==> flow/design.v <==
`timescale 1ns / 1ps
module process(Rout,Gout,Bout,OKout,Rin,Gin,Bin,operation,value,clka,reset,OKin);
input clka,reset,OKin;
input [7:0]Rin,Gin,Bin,value;
input [2:0]operation;
output reg [7:0]Rout,Gout,Bout;
output reg OKout;
reg [7:0]Rtemp,Gtemp,Btemp;
always@(negedge clka)
    begin
        if(reset)
            begin
                Rout <= 8'd0;
			    Gout <= 8'd0;
			    Bout <= 8'd0;
			    OKout = 1'b0;
            end
        else if(operation == 3'b000) 
           begin
               if(OKin)
				   begin 
				       Rtemp = Rin + value;
				       Gtemp = Gin + value;
				       Btemp = Bin + value;
				       if(Rtemp > 255) Rout <= 255;
				       else Rout <= Rtemp;
				       if(Gtemp > 255) Gout <= 255;
				       else Gout <= Gtemp;
				       if(Btemp > 255) Bout <= 255;
				       else Bout <= Btemp;
				       OKout = 1'b1;
				   end
			   else		
			       begin
			            Rout <= 8'd0;
			            Gout <= 8'd0;
			            Bout <= 8'd0;
			            OKout = 1'b1;
			       end	
           end
        else if(operation == 3'b001) 
           begin
               if(OKin)
				   begin 
				       Rtemp = Rin - value;
				       Gtemp = Gin - value;
				       Btemp = Bin - value;
				       if(Rtemp  < 0) Rout <= 0;
				       else Rout <= Rtemp;
				       if(Gtemp < 0) Gout <= 0;
				       else Gout <= Gtemp;
				       if(Btemp < 0) Bout <= 0;
				       else Bout <= Btemp;
				       OKout = 1'b1;
				   end
			   else		
			       begin
			            Rout <= 8'd0;
			            Gout <= 8'd0;
			            Bout <= 8'd0;
			            OKout = 1'b1;
			       end	
           end
        else if(operation == 3'b010) 
           begin
               if(OKin)
				   begin 
				       Rout <= (Rin >> 2) + (Rin >> 5) + (Rin >> 6) + (Gin >>1) + (Gin >>4) + (Gin >>6) + (Bin >>4) + (Bin >>5) + (Bin >>6);
			           Gout <= (Rin >> 2) + (Rin >> 5) + (Rin >> 6) + (Gin >>1) + (Gin >>4) + (Gin >>6) + (Bin >>4) + (Bin >>5) + (Bin >>6);
			           Bout <= (Rin >> 2) + (Rin >> 5) + (Rin >> 6) + (Gin >>1) + (Gin >>4) + (Gin >>6) + (Bin >>4) + (Bin >>5) + (Bin >>6);
			OKout = 1'b1;
				   end
			   else		
			       begin
			            Rout <= 8'd0;
			            Gout <= 8'd0;
			            Bout <= 8'd0;
			            OKout = 1'b1;
			       end	
           end
        else if(operation == 3'b011) 
           begin
               if(OKin)
				   begin 
				       Rout <= Rin;
			           Gout <= 8'd0;
			           Bout <= 8'd0;
			OKout = 1'b1;
				   end
			   else		
			       begin
			            Rout <= 8'd0;
			            Gout <= 8'd0;
			            Bout <= 8'd0;
			            OKout = 1'b1;
			       end	
           end
        else if(operation == 3'b100) 
          begin
              if(OKin)
			     begin
			         Rout <= 8'd0;
			         Gout <= Gin;
			         Bout <= 8'd0;
			         OKout = 1'b1;
				   end
			   else		
			       begin
			            Rout <= 8'd0;
			            Gout <= 8'd0;
			            Bout <= 8'd0;
			            OKout = 1'b1;
			       end	
           end
        else if(operation == 3'b101) 
          begin
              if(OKin)
			     begin
			         Rout <= 8'd0;
			         Gout <= 8'd0;
			         Bout <= Bin;
			         OKout = 1'b1;
				   end
			   else		
			       begin
			            Rout <= 8'd0;
			            Gout <= 8'd0;
			            Bout <= 8'd0;
			            OKout = 1'b1;
			       end	
           end
        else if(operation == 3'b110) 
          begin
            if(OKin)
                begin
                    Rtemp = (Rin >> 2) + (Rin >> 5) + (Rin >> 6) + (Gin >>1) + (Gin >>4) + (Gin >>6) + (Bin >>4) + (Bin >>5) + (Bin >>6);
			        Gtemp = (Rin >> 2) + (Rin >> 5) + (Rin >> 6) + (Gin >>1) + (Gin >>4) + (Gin >>6) + (Bin >>4) + (Bin >>5) + (Bin >>6);
			        Btemp = (Rin >> 2) + (Rin >> 5) + (Rin >> 6) + (Gin >>1) + (Gin >>4) + (Gin >>6) + (Bin >>4) + (Bin >>5) + (Bin >>6);
			        if(Rtemp > value) Rout <= 8'd0;
			        else Rout <= 8'd255;
			        if(Gtemp > value) Gout <= 8'd0;
			        else Gout <= 8'd255;
			        if(Btemp > value) Bout <= 8'd0;
			        else Bout <= 8'd255;
			        OKout = 1'b1;
			    end
			else
			    begin
			        Rout <= 8'd0;
			        Gout <= 8'd0;
			        Bout <= 8'd0;
			        OKout = 1'b0;
			    end
           end
        else if(operation == 3'b111) 
          begin
              if(OKin)
			     begin
			         Rout <= 255 - Rin;
			         Gout <= 255 - Gin;
			         Bout <= 255 - Bin;
			         OKout = 1'b1;
				   end
			   else		
			       begin
			            Rout <= 8'd0;
			            Gout <= 8'd0;
			            Bout <= 8'd0;
			            OKout = 1'b1;
			       end	
           end
    end
endmodule
* Reports on process
Tool output for the design above, in the order of the flow.
Line numbers count from 1 in the design file above.
Library cell names are shortened.
A cell with - has no value.
- Top :: process
- Clock :: clka
- Cell library :: sky130hd
- Timing corner :: tt_025C_1v80

* Word level
Yosys after proc, flatten, opt, wreduce and memory -nomap, before mapping. Memory bits, and registers merged into a memory's read port (data or address), are not among the register bits. Print and check cells are not counted. Equal cells are merged and count once.
- Bits in registers :: 25
- Input bits :: 38
- Output and inout bits :: 25
- Elaborated cells :: 91
- $add $sub $neg :: 17
- $lt $le $gt $ge :: 7
- Eq/ne operators :: 7
- Multiplexer cells :: 54
- Reductions and logical operators :: 2
** Operators with widths (count)
- 2-to-1 mux 8 bit :: 45
- less-than comparator 8 x 1 -> 1 bit (second input constant) :: 3
- adder 8 bit :: 3
- subtractor 8 bit :: 3
- subtractor 8 bit (first input constant) :: 3
- greater-than comparator 8 bit (second input constant) :: 3
- adder 8 x 2 -> 8 bit :: 2
- adder 8 x 4 -> 8 bit :: 2
- equality test 3 bit (second input constant) :: 4
- 2-to-1 mux 1 bit :: 9
- adder 7 x 2 -> 8 bit :: 1
- adder 8 x 3 -> 8 bit :: 1
- adder 8 x 7 -> 8 bit :: 1
- greater-than comparator 8 bit :: 1
- nonzero test 8 bit :: 1
- adder 6 x 3 -> 7 bit :: 1
- equality test 3 x 2 -> 1 bit (second input constant) :: 2
- equality test 3 x 1 -> 1 bit (second input constant) :: 1
- logical NOT 3 bit :: 1

* Logic depth
Depth = most cells in a row (Yosys ltp): at word level without a register or memory, in the mapped netlist without a sequential cell, where the memories' decode and read muxes count.
- Depth after elaboration :: 18
- ABC_AREA :: 0
- Gate-level depth with buffers :: 22

* After synthesis
Source: synth_stat.txt of the flow (Yosys; design flattened, memories mapped). It holds for the ABC_AREA given above (unset counts as 0); a run with the other value may have another netlist.
The area totals of this step are shown rounded.
** Cells by type
- ha_1 :: count 67, area in all 838.304 sq um
- fa_1 :: count 26, area in all 520.499 sq um
- dfxtp_1 :: count 25, area in all 500.48 sq um
- inv_1 :: count 68, area in all 255.245 sq um
- a21oi_1 :: count 41, area in all 205.197 sq um
- xnor2_1 :: count 20, area in all 175.168 sq um
- o21ai_0 :: count 29, area in all 145.139 sq um
- nand2_1 :: count 38, area in all 142.637 sq um
- nor2_1 :: count 36, area in all 135.13 sq um
- nand2b_1 :: count 16, area in all 100.096 sq um
- a21o_1 :: count 10, area in all 75.072 sq um
- nor2b_1 :: count 12, area in all 75.072 sq um
- clkbuf_1 :: count 19, area in all 71.318 sq um
- o221ai_1 :: count 7, area in all 61.309 sq um
- a211oi_1 :: count 8, area in all 60.058 sq um
- o21a_1 :: count 7, area in all 52.55 sq um
- xor2_1 :: count 6, area in all 52.55 sq um
- nand3_1 :: count 9, area in all 45.043 sq um
Not listed: further types 49, cells in them 115.
- Cells in the netlist :: 559
- Cell area after synthesis :: 0.00445 sq mm
- Area of sequential cells :: 0.0005 sq mm
- Mapped flip-flops :: 25
- Buffer cells :: 24

Data sheet: physical implementation of process

Below are 2 stored runs of the flow (Yosys, OpenROAD; platform sky130hd) on process, each with its settings, unordered. Constraints: input delay and output delay 20% of the set period each, output load 0.01 pF.

** Run 1
- Settings :: period_ns=35.4; CORE_UTILIZATION=64; SETUP_SLACK_MARGIN=3.52; PLACE_DENSITY=0.51; HOLD_SLACK_MARGIN=-0.01; CORE_MARGIN=4; CELL_PAD_IN_SITES_GLOBAL_PLACEMENT=3; GPL_TIMING_DRIVEN=1; CTS_CLUSTER_DIAMETER=349; CAP_MARGIN=30; MAX_ROUTING_LAYER=met4; SLEW_MARGIN=20
- Outcome :: no final report: placement broke off with GPL-0301

** Run 2
- Settings :: period_ns=16.0; CORE_UTILIZATION=71; PLACE_DENSITY_LB_ADDON=0.07; HOLD_SLACK_MARGIN=0.27; CORE_ASPECT_RATIO=1.74; CELL_PAD_IN_SITES_GLOBAL_PLACEMENT=0; TNS_END_PERCENT=95; GPL_TIMING_DRIVEN=0; CAP_MARGIN=35; CORE_MARGIN=2; SLEW_MARGIN=20
- Outcome :: no final report: routing broke off with GRT-0116
